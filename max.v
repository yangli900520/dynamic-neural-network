==> flow/design.v <==
module max #(parameter featureWidth = 16)
(
	input signed [featureWidth-1:0] x_1,
	input signed [featureWidth-1:0] x_2,
	input signed [featureWidth-1:0] x_3,
	input signed [featureWidth-1:0] x_4,
	input signed [featureWidth-1:0] x_5,
	input signed [featureWidth-1:0] x_6,
	input signed [featureWidth-1:0] x_7,
	input signed [featureWidth-1:0] x_8,
	input enable,
	input clk,
	input reset,
	input start,
	output reg [2:0] maxindex,
	output reg outvalid,
	output reg signed [featureWidth-1:0] max
);
    integer i;
    reg [3:0] cnt;
    reg cntend;
    reg signed [featureWidth-1:0] buffer [8:0];
   always @(posedge clk or posedge reset) begin
    if (reset) begin
        cnt <= 0;    
        cntend <= 0;    
        max <= 16'b1000000000000000;
		outvalid <= 0;
		maxindex <= 0;
        for (i=0; i<9; i=i+1) buffer[i] <= 16'b1000000000000000;
    end
	 else if (enable) begin
		  buffer[0] <= 16'b1000000000000000;  
		  buffer[1] <= x_1;
		  buffer[2] <= x_2;
		  buffer[3] <= x_3;
		  buffer[4] <= x_4;
		  buffer[5] <= x_5;
		  buffer[6] <= x_6;
		  buffer[7] <= x_7;
		  buffer[8] <= x_8;
		  outvalid <= 0;
		  if (buffer[cnt] > max) begin
				maxindex <= cnt-1;
				max <= buffer[cnt];
		  end
		  else begin
				maxindex <= maxindex;
				max <= max;
		  end
		if (!cntend) begin
			if (cnt < 8) begin  
            	cnt <= cnt + 4'b1;
				outvalid <= 0;
			end 
			else begin
				cntend <= 1;
				outvalid <= 1;
			end
		end		
		else begin
			max <= 16'b1000000000000000;
			cntend <= 0;
			cnt <= 0;
			outvalid <= 0;
		end
    end 
	else begin
		max <= 16'b1000000000000000;
		cntend <= 0;
		cnt <= 0;
		outvalid <= 0;
	end
end
endmodule
---- Tool chain data of max ----
What the tools print for max, step after step.
Lines are those of the file above, counted from 1.
The mark n/a stands for no value.
inputs
  design top .............................. max
  clock input ............................. clk
  standard-cell library ................... sky130hd
  corner .................................. tt_025C_1v80

---- Word-level counts ----
Counts by Yosys on the flattened word-level netlist (proc, flatten, opt, wreduce). Print and check cells are left out. Cells with the same type and inputs are merged into one.
storage and ports
  bits in registers ....................... 152
  latch bits .............................. 0
  memory bits (writable) .................. 0
  ROM bits ................................ 0
  clocked read ports x word width ......... 0
  memories kept ........................... 0
  bits of input ports ..................... 132
  output and inout port bits .............. 20
  elaborated cells ........................ 39
cells by class
  $add $sub $neg .......................... 2
  multiply operators ...................... 0
  divide/modulo/power cells ............... 0
  order comparisons ....................... 2
  equality and inequality tests ........... 10
  shift operators ......................... 0
  mux-type cells .......................... 11
  bitwise logic cells ..................... 0
  reductions and logical operators ........ 2
operators with widths
  kind                                                              count
  16-bit parallel mux with 9-bit select                             1
  16-bit two-way mux                                                4
  16-bit greater-than comparator                                    1
  4-bit by 3-bit equality test with 1-bit output with constant B    4
  4-bit two-way mux                                                 3
  4-bit by 2-bit equality test with 1-bit output with constant B    2
  3-bit by 1-bit inequality test with 1-bit output with constant B  2
  4-bit by 1-bit adder with 4-bit output with constant B            1
  4-bit by 1-bit equality test with 1-bit output with constant B    1
  4-bit < comparator with constant B                                1
  4-bit equality test with constant B                               1
  4-bit zero test                                                   1
  3-bit by 1-bit subtractor with 3-bit output with constant B       1
  1-bit two-way mux                                                 3
  2-bit AND reduction                                               1

---- Logic depth ----
Yosys ltp: most cells in a row. Word level: on the elaborated netlist, between registers, memories and ports. Mapped: between sequential cells and ports; inverters and the memories' decode and read muxes count.
logic depth
  word-level depth ........................ 7
  ABC_AREA ................................ 0
  mapped depth ............................ 14
  gate-level depth less buffers ........... 11

---- After synthesis ----
Yosys stat after the flow's synthesis: flattened, memories mapped to cells. It holds for the ABC_AREA given above (unset counts as 0); a run with the other value may have another netlist.
Totals and module areas in this step are rounded.
synthesis totals
  cells in the netlist .................... 574
  cell area after synthesis ............... 7,250 µm²
  area of sequential cells ................ 3,810 µm²
  flip-flops .............................. 152
  buffers ................................. 37
cells by type
  cell type                  count  total area (µm²)
  sky130_fd_sc_hd__dfrtp_1   143    3.58E+03
  sky130_fd_sc_hd__mux2_2    128    1.44E+03
  sky130_fd_sc_hd__a22oi_1   35     262.752
  sky130_fd_sc_hd__ha_1      21     262.752
  sky130_fd_sc_hd__dfstp_2   9      236.477
  sky130_fd_sc_hd__mux2i_1   20     200.192
  sky130_fd_sc_hd__nand2_1   33     123.869
  sky130_fd_sc_hd__clkbuf_1  30     112.608
  sky130_fd_sc_hd__inv_1     24     90.086
  sky130_fd_sc_hd__and3b_1   10     87.584
  sky130_fd_sc_hd__a21oi_1   14     70.067
  sky130_fd_sc_hd__nand3_1   14     70.067
  sky130_fd_sc_hd__nand4b_1  7      61.309
  sky130_fd_sc_hd__nand3b_1  8      60.058
  sky130_fd_sc_hd__a32oi_1   6      52.55
  sky130_fd_sc_hd__nand4_1   8      50.048
  sky130_fd_sc_hd__nor2_1    7      26.275
  sky130_fd_sc_hd__nor3b_2   2      25.024
Not listed: further types 36, cells in them 55.

---- Worst setup path after synthesis ----
OpenSTA on the mapped netlist: ideal clock, no wires. The path of least setup slack (recovery checks aside). Input and output delay are each 20% of the period. Register names are those of the netlist, which keeps one name where synthesis merged equal registers.
path post-synthesis
  kind .................................... reg2reg
  start ................................... register cnt[1]
  end ..................................... register max[15]
  clock period ............................ 6.68 ns
  setup time .............................. 0.075 ns
  launch time at the first pin ............ 0.000 ns
  arrival ................................. 3.309 ns
  required time ........................... 6.605 ns
  slack ................................... 3.296 ns
  delay of the path ....................... 3.384 ns
  driving pins on the path ................ 14
  path buffers ............................ 2
  synthesis period reached ................ 3.384 ns
"delay of the path" = arrival - input delay + setup time.
"driving pins on the path" counts driving pins, that of a launching flip-flop among them; a cell with two outputs on the path counts twice.
"synthesis period reached" is the clock period less the worst setup slack; recovery checks do not enter. This is arithmetic on one report: input and output delays are still those of the set period (20% each).
The rows between start and end are the longest chain of elaborated cells between them; the timing report does not say that the signal goes this way. Where chains are equally long, one stands for them.
A line is the first line of the expression or statement that the cell stems from. Yosys adds cells for indexed reads and writes and turns some case tables into memories.
A register here has more assigning lines than the two given.
on the way, post-synthesis
  path through ............................ sky130_fd_sc_hd__dfrtp_1 sky130_fd_sc_hd__inv_1 sky130_fd_sc_hd__ha_1 sky130_fd_sc_hd__clkbuf_1 sky130_fd_sc_hd__nor4bb_1 sky130_fd_sc_hd__a2111oi_0 sky130_fd_sc_hd__o221ai_1 sky130_fd_sc_hd__ha_1 sky130_fd_sc_hd__inv_1 sky130_fd_sc_hd__or3_1 sky130_fd_sc_hd__a211o_1 sky130_fd_sc_hd__o31ai_4 sky130_fd_sc_hd__buf_8 sky130_fd_sc_hd__mux2i_1
  cells in the longest elaborated chain ... 7
  elaborated cells on any way between the ends .. 16
  those cells by class .................... compare: 1; eq/ne: 9; mux: 5; reduce/logical: 1
ends and longest elaborated chain, post-synthesis
  what                                   RTL line  source
  start: declaration                     20        reg [3:0] cnt;
  start: assignment                      25        cnt <= 0;
  start: assignment                      53        cnt <= cnt + 4'b1;
  4-bit equality test                    43        if (buffer[cnt] > max) begin
  16-bit parallel mux with 9-bit select  43
  16-bit two-way mux                     32        else if (enable) begin
  16-bit greater-than comparator         43
  16-bit two-way mux                     43
  16-bit two-way mux                     51        if (!cntend) begin
  16-bit two-way mux                     32
  end: assignment                        45        max <= buffer[cnt];
  end: assignment                        49        max <= max;
  end: declaration                       17        output reg signed [featureWidth-1:0] max

---- Worst path after layout ----
Path of least setup slack in the final report of run 2 (OpenROAD, finished layout, wires in). Where an end is a register, its clock arrival counts in the times.
path post-layout
  kind .................................... reg2reg
  start ................................... register cnt[0]
  end ..................................... register max[14]
  clock period ............................ 3.71 ns
  setup time .............................. 0.08 ns
  launch time at the first pin ............ 0.43 ns
  arrival ................................. 3.93 ns
  required time ........................... 4.06 ns
  slack ................................... 0.13 ns
  driving pins on the path ................ 15
  path buffers ............................ 4
The rows between start and end are the longest chain of elaborated cells between them; the timing report does not say that the signal goes this way. Where chains are equally long, one stands for them.
A register here has more assigning lines than the two given.
on the way, post-layout
  path through ............................ sky130_fd_sc_hd__dfrtp_1 sky130_fd_sc_hd__buf_6 sky130_fd_sc_hd__ha_4 sky130_fd_sc_hd__and3b_2 sky130_fd_sc_hd__a222oi_1 sky130_fd_sc_hd__o211ai_1 sky130_fd_sc_hd__ha_1 sky130_fd_sc_hd__nand4_1 sky130_fd_sc_hd__buf_4 sky130_fd_sc_hd__o21bai_4 sky130_fd_sc_hd__nor4_4 sky130_fd_sc_hd__buf_4 sky130_fd_sc_hd__o31ai_4 sky130_fd_sc_hd__clkbuf_16 sky130_fd_sc_hd__mux2i_1
  cells in the longest elaborated chain ... 7
  elaborated cells on any way between the ends .. 16
  those cells by class .................... compare: 1; eq/ne: 9; mux: 5; reduce/logical: 1
ends and longest elaborated chain, post-layout
  what                                   RTL line  source
  start: declaration                     20        reg [3:0] cnt;
  start: assignment                      25        cnt <= 0;
  start: assignment                      53        cnt <= cnt + 4'b1;
  4-bit equality test                    43        if (buffer[cnt] > max) begin
  16-bit parallel mux with 9-bit select  43
  16-bit two-way mux                     32        else if (enable) begin
  16-bit greater-than comparator         43
  16-bit two-way mux                     43
  16-bit two-way mux                     51        if (!cntend) begin
  16-bit two-way mux                     32
  end: assignment                        45        max <= buffer[cnt];
  end: assignment                        49        max <= max;
  end: declaration                       17        output reg signed [featureWidth-1:0] max

Lab notebook: max

Module max, platform sky130hd: 2 stored runs of the flow (Yosys, OpenROAD) with differing settings, in no particular order. Input and output delays are each 20% of the period that was set; the output load is 0.01 pF.
"period reached" is the run's clock period less its worst setup slack. It is reckoned from that one timing run; input and output delays stay at 20% of the period that was set.
"time used up by the worst setup path" = time allowed to the worst setup path (clock period - input delay - output delay, where it has them) - its slack; a late launch clock adds to it, a late capture clock takes from it.
"total design power" rests on the timing tool's default activity at the inputs, not on a simulated workload.
The measured numbers are rounded.

---- run 1 ----
settings
  period_ns = 3.22
  CORE_UTILIZATION = 71
  SETUP_SLACK_MARGIN = 0.44
  PLACE_DENSITY_LB_ADDON = 0.06
  CELL_PAD_IN_SITES_GLOBAL_PLACEMENT = 1
  TNS_END_PERCENT = 65
  GPL_ROUTABILITY_DRIVEN = 0
  CTS_CLUSTER_SIZE = 23
  CTS_CLUSTER_DIAMETER = 204
  CAP_MARGIN = 30
  MIN_ROUTING_LAYER = met1
  CORE_MARGIN = 2
  SLEW_MARGIN = 20
results
  did not finish, placement stopped with FLW-0024

---- run 2 ----
settings
  period_ns = 3.71
  CORE_UTILIZATION = 48
  SETUP_SLACK_MARGIN = 0.32
  PLACE_DENSITY = 0.89
  HOLD_SLACK_MARGIN = 0.05
  CORE_MARGIN = 7
  TNS_END_PERCENT = 70
  ABC_AREA = 0
  GPL_TIMING_DRIVEN = 1
  CTS_CLUSTER_SIZE = 61
  CTS_CLUSTER_DIAMETER = 29
  CAP_MARGIN = 0
  SLEW_MARGIN = 20
results
  synthesis area .......................... 7,250 µm²
  die size ................................ 18,700 µm²
  standard-cell area of the final layout .. 10,100 µm²
  utilization ............................. 0.69
  worst slack on setup checks ............. 0.133 ns
  summed negative setup slack ............. 0.000 ns
  worst-case hold slack ................... 0.501 ns
  total design power ...................... 5,410 uW
  period reached .......................... 3.577 ns
  time used up by the worst setup path .... 3.58 ns
  worst setup path type ................... reg2reg
