==> flow/design.v <==
module outDown #(
		parameter weightWidth = 16,
		parameter featureWidth = 16,
		parameter div = 7
    )
	 (
	 input reset,
	 input clk,
	 input enable,
	 input signed [featureWidth+weightWidth:0] in,
	 output signed [featureWidth-1:0] out
	 );
	 reg [featureWidth+weightWidth:0] tmp;
	 always @(posedge clk or posedge reset) begin
	 if (reset) begin
		tmp <= 0;
	 end
	 else begin
		 if (enable) begin
				tmp <= in >> div;
		 end
		 else begin
				tmp <= 0;
		 end
	 end
	 end
	 assign out = tmp[featureWidth-1:0];
endmodule
==> Step by step through the tools: outDown <==
What the tools print for outDown, step after step.
Line numbers count from 1 in the design file above.
Operators: Yosys type, input widths -> output width; for muxes data width and select width s.
Library cell names are shortened.
{ "design": {"top_module": "outDown", "clk_port": "clk", "library": "sky130hd", "pvt_corner": "tt_025C_1v80"} }

==> Elaborated design <==
Source: Yosys, flattened and elaborated, memories not mapped. Widths are those after wreduce; folded enables and synchronous resets count as part of the registers. Registers that Yosys merges into a memory's read port (data or address) are not register bits. Print and check cells do not count. Equal cells are merged and count once.
{ "bits": {"ff_bits": 16, "latchBits": 0, "ramBits": 0, "mem_bits_ro": 0, "clocked_rd_ports_x_width": 0, "mem_count": 0, "input_bits": 36, "output_inout_bits": 16, "wordCells": 2} }
{ "op_classes": {"n_addsub": 0, "mul": 0, "div_mod_pow": 0, "cmp": 0, "eq_ne": 0, "n_shift": 0, "mux": 1, "logic": 0, "reduce_and_logical": 0} }
{ "ops": {"columns": ["cell", "n"], "rows": [
  ["$mux 16", 1]
]} }

==> Longest topological paths <==
Yosys ltp: most cells in a row. Word level: on the elaborated netlist, between registers, memories and ports. Mapped: between sequential cells and ports; inverters and the memories' decode and read muxes count.
{ "logic_depth": {"word_depth": 1, "abc_area": 0, "depth_mapped": 2, "mapped_depth_nobuf": 1} }

==> Mapped cells and area <==
Yosys stat after the flow's synthesis: flattened, memories mapped to cells. It holds for the ABC_AREA given above (unset counts as 0); a run with the other value may have another netlist.
The area totals of this step are shown rounded.
{ "mapped": {"cells": 34, "yosys_area_um2": 530.5, "sequential_area_um2": 400.4, "ffs": 16, "n_buf": 1} }
{ "types": {"columns": ["cell_type", "n", "type_area_um2"], "rows": [
  ["dfrtp_1", 16, 400.384],
  ["and2_2", 12, 90.086],
  ["and2_1", 4, 25.024],
  ["buf_6", 1, 11.261],
  ["inv_1", 1, 3.754]
]} }

==> Timing after synthesis <==
OpenSTA on the mapped netlist: ideal clock, no wires. The path of least setup slack (recovery checks aside). Input and output delay are each 20% of the period. Register names are those of the netlist, which keeps one name where synthesis merged equal registers.
{ "synth_path": {"path_type": "reg-to-output", "from": "register tmp[0]", "to": "output out[0]", "clock_period_ns": 0.917, "output_delay_ns": 0.183, "t_first_pin_ns": 0.000, "arrival_ns": 0.376, "required_time_ns": 0.734, "slack_ns": 0.358, "path_delay_ns": 0.376, "driving_pins": 1, "n_path_buf": 0, "period_less_setup_slack_ns": 0.559} }
"path_delay_ns" = arrival - input delay + setup time.
A path that ends at an output port has no setup time.
"driving_pins" counts driving pins, that of a launching flip-flop among them; a cell with two outputs on the path counts twice.
"period_less_setup_slack_ns" is the clock period less the worst setup slack; recovery checks do not enter. This is arithmetic on one report: input and output delays are still those of the set period (20% each).
A register here has more assigning lines than the two given.
{ "synth_via": {"path_cell_list": "dfrtp_1", "elab_chain_cells": 0, "cone_cells": 0, "lines_between": 0} }
{ "synth_rtl": {"columns": ["element", "line", "source"], "rows": [
  ["from (decl)", 13, "reg [featureWidth+weightWidth:0] tmp;"],
  ["from (assign)", 16, "tmp <= 0;"],
  ["from (assign)", 20, "tmp <= in >> div;"],
  ["to (decl)", 11, "output signed [featureWidth-1:0] out"]
]} }

==> Timing after layout <==
Path of least setup slack in the final report of run A (OpenROAD, finished layout, wires in). Where an end is a register, its clock arrival counts in the times.
{ "layout_path": {"path_type": "reg-to-output", "from": "register tmp[13]", "to": "output out[13]", "clock_period_ns": 0.625, "output_delay_ns": 0.12, "t_first_pin_ns": 0.27, "arrival_ns": 0.79, "required_time_ns": 0.50, "slack_ns": -0.29, "driving_pins": 2, "n_path_buf": 1} }
A register here has more assigning lines than the two given.
{ "layout_via": {"path_cell_list": "dfrtp_1 > buf_2", "elab_chain_cells": 0, "cone_cells": 0, "lines_between": 0} }
{ "layout_rtl": {"columns": ["element", "line", "source"], "rows": [
  ["from (decl)", 13, "reg [featureWidth+weightWidth:0] tmp;"],
  ["from (assign)", 16, "tmp <= 0;"],
  ["from (assign)", 20, "tmp <= in >> div;"],
  ["to (decl)", 11, "output signed [featureWidth-1:0] out"]
]} }

# Flow runs of outDown

Flow measurements of outDown on sky130hd: 2 stored runs with different settings, listed in no order. Input and output delays are each 20% of the period that was set; the output load is 0.01 pF.
"period_reached_ns" means the clock period less the worst setup slack. The figure is calculated, with input and output delays left at 20% of the set period.
"critical_path_time_ns": the worst setup path's part of the clock period (all of it between registers, 20% less for each end at a port) less its slack. A launch clock that arrives late makes it longer, a capture clock that arrives late makes it shorter.
"final_power_uw" rests on the timing tool's default activity at the inputs, not on a simulated workload.
Results are given in rounded form.
[
  {
    "run": "run A",
    "settings": { "period_ns": 0.625, "CORE_UTILIZATION": 29, "PLACE_DENSITY_LB_ADDON": 0.2, "GPL_TIMING_DRIVEN": 1, "GPL_ROUTABILITY_DRIVEN": 0, "CTS_CLUSTER_SIZE": 64, "SLEW_MARGIN": 40, "CAP_MARGIN": 20, "CORE_MARGIN": 2 },
    "results": { "timing.setup.tns_ns": -4.340, "die_footprint_um2": 2187, "setup_worst_slack_ns": -0.285, "synth_chip_area_um2": 530.5, "layout_utilization_pct": 51.1, "final_power_uw": 2030, "layout_stdcell_area_um2": 882.1, "critical_path_time_ns": 0.79, "worstPathKind": "reg-to-output", "period_reached_ns": 0.910 }
  },
  {
    "run": "run B",
    "settings": { "period_ns": 0.491, "SETUP_SLACK_MARGIN": -0.03, "CAP_MARGIN": 20, "CORE_MARGIN": 2, "CORE_UTILIZATION": 40, "SLEW_MARGIN": 20 },
    "results": { "timing.setup.tns_ns": -6.077, "die_footprint_um2": 1634, "setup_worst_slack_ns": -0.384, "synth_chip_area_um2": 530.5, "layout_utilization_pct": 69.1, "final_power_uw": 2418, "layout_stdcell_area_um2": 877.1, "critical_path_time_ns": 0.78, "worstPathKind": "reg-to-output", "period_reached_ns": 0.875 }
  }
]
