==> flow/design.v <==
module mac #(    parameter weightWidth = 16,
	parameter featureWidth = 16,
    parameter memoryDepth = 7
    )
(
    input signed [weightWidth-1:0] a,
    input signed [featureWidth-1:0] b,
    input clk, reset, sload,
    output reg signed [featureWidth+weightWidth:0] f
);
    reg signed [weightWidth-1:0] l1;
    reg signed [featureWidth-1:0] l2;
    reg signed [featureWidth+weightWidth:0] add;
    reg sloadreg;
    wire signed [featureWidth+weightWidth-1:0] mul;
    assign mul = l1 * l2;
    always @ (*)
    begin
		if (reset) begin
			add <= 0;
		end
		else begin
			if (sloadreg) begin
				add <= 0;
			end
			else begin
				add <= f;
			end
		end
    end
    always @ (posedge clk or posedge reset)
    begin
        if (reset) begin
            l1 <= 0;
            l2 <= 0;
            f <= 0;
            sloadreg <= 0;
        end
        else begin
            l1 <= a;
            l2 <= b;
            f <= add + mul;
            sloadreg <= sload;
        end
    end
endmodule
# Step by step through the tools: mac
# The steps from the RTL of mac to its reports follow in flow order.
# Lines are those of the file above, counted from 1.
# Operators carry their Yosys type and port widths (W data, S select, Z words).
# A cell with - has no value.
# inputs
top_module	mac
clk_port	clk
cell_library	sky130hd
lib_corner	tt_025C_1v80

# Word-level counts
# Source: Yosys, flattened and elaborated, memories not mapped. Widths are those after wreduce; folded enables and synchronous resets count as part of the registers. Registers that Yosys merges into a memory's read port (data or address) are not register bits. Print and check cells do not count. Equal cells are merged and count once.
# bits
ff_bits	66
in_bits	35
wordCells	8
# op_classes
addsub	1
mul	1
muxes	2
# ops
operator	n
$mul A16 B16 Y32	1
$mux W33	2
$add A33 B32 Y33	1

# Longest topological paths
# Depth = most cells in a row (Yosys ltp): at word level without a register or memory, in the mapped netlist without a sequential cell, where the memories' decode and read muxes count.
# depth
depth_word	3
ABC_AREA	0
depth_mapped	22
mapped_depth_nobuf	21

# After synthesis
# Source: synth_stat.txt of the flow (Yosys; design flattened, memories mapped). It holds for the ABC_AREA given above (unset counts as 0); a run with the other value may have another netlist.
# by_type
type	n
sky130_fd_sc_hd__fa_1	299
sky130_fd_sc_hd__dfrtp_1	66
sky130_fd_sc_hd__inv_1	356
sky130_fd_sc_hd__ha_1	100
sky130_fd_sc_hd__and2_1	152
sky130_fd_sc_hd__nand2_1	154
sky130_fd_sc_hd__xnor2_1	31
sky130_fd_sc_hd__clkbuf_1	38
sky130_fd_sc_hd__a21oi_1	26
sky130_fd_sc_hd__nor2_1	28
sky130_fd_sc_hd__xor2_1	8
sky130_fd_sc_hd__o21ai_0	13
sky130_fd_sc_hd__a21o_1	5
sky130_fd_sc_hd__o211ai_1	5
sky130_fd_sc_hd__nor3_1	7
sky130_fd_sc_hd__o21a_1	4
sky130_fd_sc_hd__a2111oi_4	1
sky130_fd_sc_hd__o21ai_2	3
# Other cell types: 34; their cells: 53.
# synth_totals
stdcells	1349
yosys_area_um2	13208.9
sequential_area_um2	1651.6
ff_cells	66
buffers	39

# Path before layout
# Source: OpenSTA report_checks on the synthesized netlist (no wires, ideal clock, input and output delay 20% of the period each), path of least setup slack; recovery checks are left aside. Register names are those of the netlist, which keeps one name where synthesis merged equal registers.
# synth_timing
path_kind	in2reg
from	input reset
to	register f[27]
period_ns	9.58
input_delay_ns	1.916
setup_ns	0.130
launch_ns	1.916
arrival_ns	6.408
t_required_ns	9.450
slack_ns	3.041
delay_ns	4.622
path_stages	19
path_buffers	2
period_less_setup_slack_ns	6.539
# "delay_ns" is the arrival time less input delay plus setup time.
# "path_stages": output pins that drive a net of the path, with the launching flip-flop's if there is one; two outputs of one cell count as two.
# "period_less_setup_slack_ns" is the clock period less the worst setup slack; recovery checks do not enter. This is arithmetic on one report: input and output delays are still those of the set period (20% each).
# The rows between start and end are the longest chain of elaborated cells between them; the timing report does not say that the signal goes this way. Where chains are equally long, one stands for them.
# Each line given opens the expression or statement behind the cell; cells for indexed reads and writes are added by Yosys, which also makes memories of some case tables.
# synth_via
path_cell_list	sky130_fd_sc_hd__nor2_1 -> sky130_fd_sc_hd__clkbuf_1 -> sky130_fd_sc_hd__nand2_1 -> sky130_fd_sc_hd__fa_1 -> sky130_fd_sc_hd__inv_1 -> sky130_fd_sc_hd__fa_1 -> sky130_fd_sc_hd__fa_1 -> sky130_fd_sc_hd__fa_1 -> sky130_fd_sc_hd__inv_1 -> sky130_fd_sc_hd__fa_1 -> sky130_fd_sc_hd__inv_1 -> sky130_fd_sc_hd__ha_1 -> sky130_fd_sc_hd__clkbuf_1 -> sky130_fd_sc_hd__nand2_1 -> sky130_fd_sc_hd__nor2_2 -> sky130_fd_sc_hd__a211oi_2 -> sky130_fd_sc_hd__o211ai_4 -> sky130_fd_sc_hd__a31oi_1 -> sky130_fd_sc_hd__xnor2_1
elab_chain_len	2
cells_between	2
lines_between	2
classes_between	add/sub (1); mux (1)
# synth_rtl
item	line_no	rtl
start, declared	8	input clk, reset, sload,
$mux W33	19	if (reset) begin
$add A33 B32 Y33	42	f <= add + mul;
end, assigned	36	f <= 0;
end, assigned	42
end, declared	9	output reg signed [featureWidth+weightWidth:0] f

# Worst path after layout
# Path of least setup slack in the final report of run 1 (OpenROAD, finished layout, wires in). Where an end is a register, its clock arrival counts in the times.
# layout_timing
path_kind	in2reg
from	input reset
to	register f[30]
period_ns	8.65
input_delay_ns	1.73
setup_ns	0.12
launch_ns	1.73
arrival_ns	6.53
t_required_ns	8.88
slack_ns	2.35
path_stages	18
path_buffers	2
# The rows between start and end are the longest chain of elaborated cells between them; the timing report does not say that the signal goes this way. Where chains are equally long, one stands for them.
# layout_via
path_cell_list	sky130_fd_sc_hd__dlygate4sd2_1 -> sky130_fd_sc_hd__nor2_4 -> sky130_fd_sc_hd__buf_4 -> sky130_fd_sc_hd__and2_1 -> sky130_fd_sc_hd__ha_1 -> sky130_fd_sc_hd__fa_1 -> sky130_fd_sc_hd__fa_1 -> sky130_fd_sc_hd__fa_1 -> sky130_fd_sc_hd__inv_1 -> sky130_fd_sc_hd__fa_1 -> sky130_fd_sc_hd__inv_1 -> sky130_fd_sc_hd__ha_1 -> sky130_fd_sc_hd__a21oi_2 -> sky130_fd_sc_hd__o21ai_0 -> sky130_fd_sc_hd__a21oi_1 -> sky130_fd_sc_hd__a21oi_4 -> sky130_fd_sc_hd__o31a_1 -> sky130_fd_sc_hd__xor2_1
elab_chain_len	2
cells_between	2
lines_between	2
classes_between	add/sub (1); mux (1)
# layout_rtl
item	line_no	rtl
start, declared	8	input clk, reset, sload,
$mux W33	19	if (reset) begin
$add A33 B32 Y33	42	f <= add + mul;
end, assigned	36	f <= 0;
end, assigned	42
end, declared	9	output reg signed [featureWidth+weightWidth:0] f

# Settings and measured results of 2 stored flow runs for module mac (sky130hd), not sorted in any way. The constraints put input and output delay at 20% of the set period each and load the outputs with 0.01 pF.
# "achievedPeriod_ns": clock period set for the run, less the worst setup slack. It is reckoned from that one timing run; input and output delays stay at 20% of the period that was set.
# "worst_setup_path_time_ns" is the time allowed to the run's worst setup path (the clock period less input and output delay, where it has them) less its slack. Clock arrival times count: a late capture clock shortens it, a late launch clock lengthens it.
# Settings: -- = not set for that run.
# A result given as -- is not shown for that run.
setting or result,run 1,run 2
period_ns,8.65,6.29
CORE_UTILIZATION,58,69
SETUP_SLACK_MARGIN,2.25,0.96
PLACE_DENSITY_LB_ADDON,0.21,0.0
HOLD_SLACK_MARGIN,0.11,-0.02
CORE_ASPECT_RATIO,1.16,1.09
CORE_MARGIN,4,8
TNS_END_PERCENT,60,10
CTS_CLUSTER_DIAMETER,143,231
CAP_MARGIN,10,20
MIN_ROUTING_LAYER,met2,met1
SLEW_MARGIN,20,20
CELL_PAD_IN_SITES_GLOBAL_PLACEMENT,--,2
GPL_ROUTABILITY_DRIVEN,--,0
MAX_ROUTING_LAYER,--,met4
synth_area_um2,13208.9,--
worst_setup_path_time_ns,4.57,--
worstPathKind,in2reg,--
final_setup_ws_ns,2.349,--
layout_utilization_pct,65.6,--
achievedPeriod_ns,6.301,--
total_negative_slack_ns,0.000,--
dieArea_um2,25258.8,--
# Run 2: unfinished; error FLW-0024 in placement
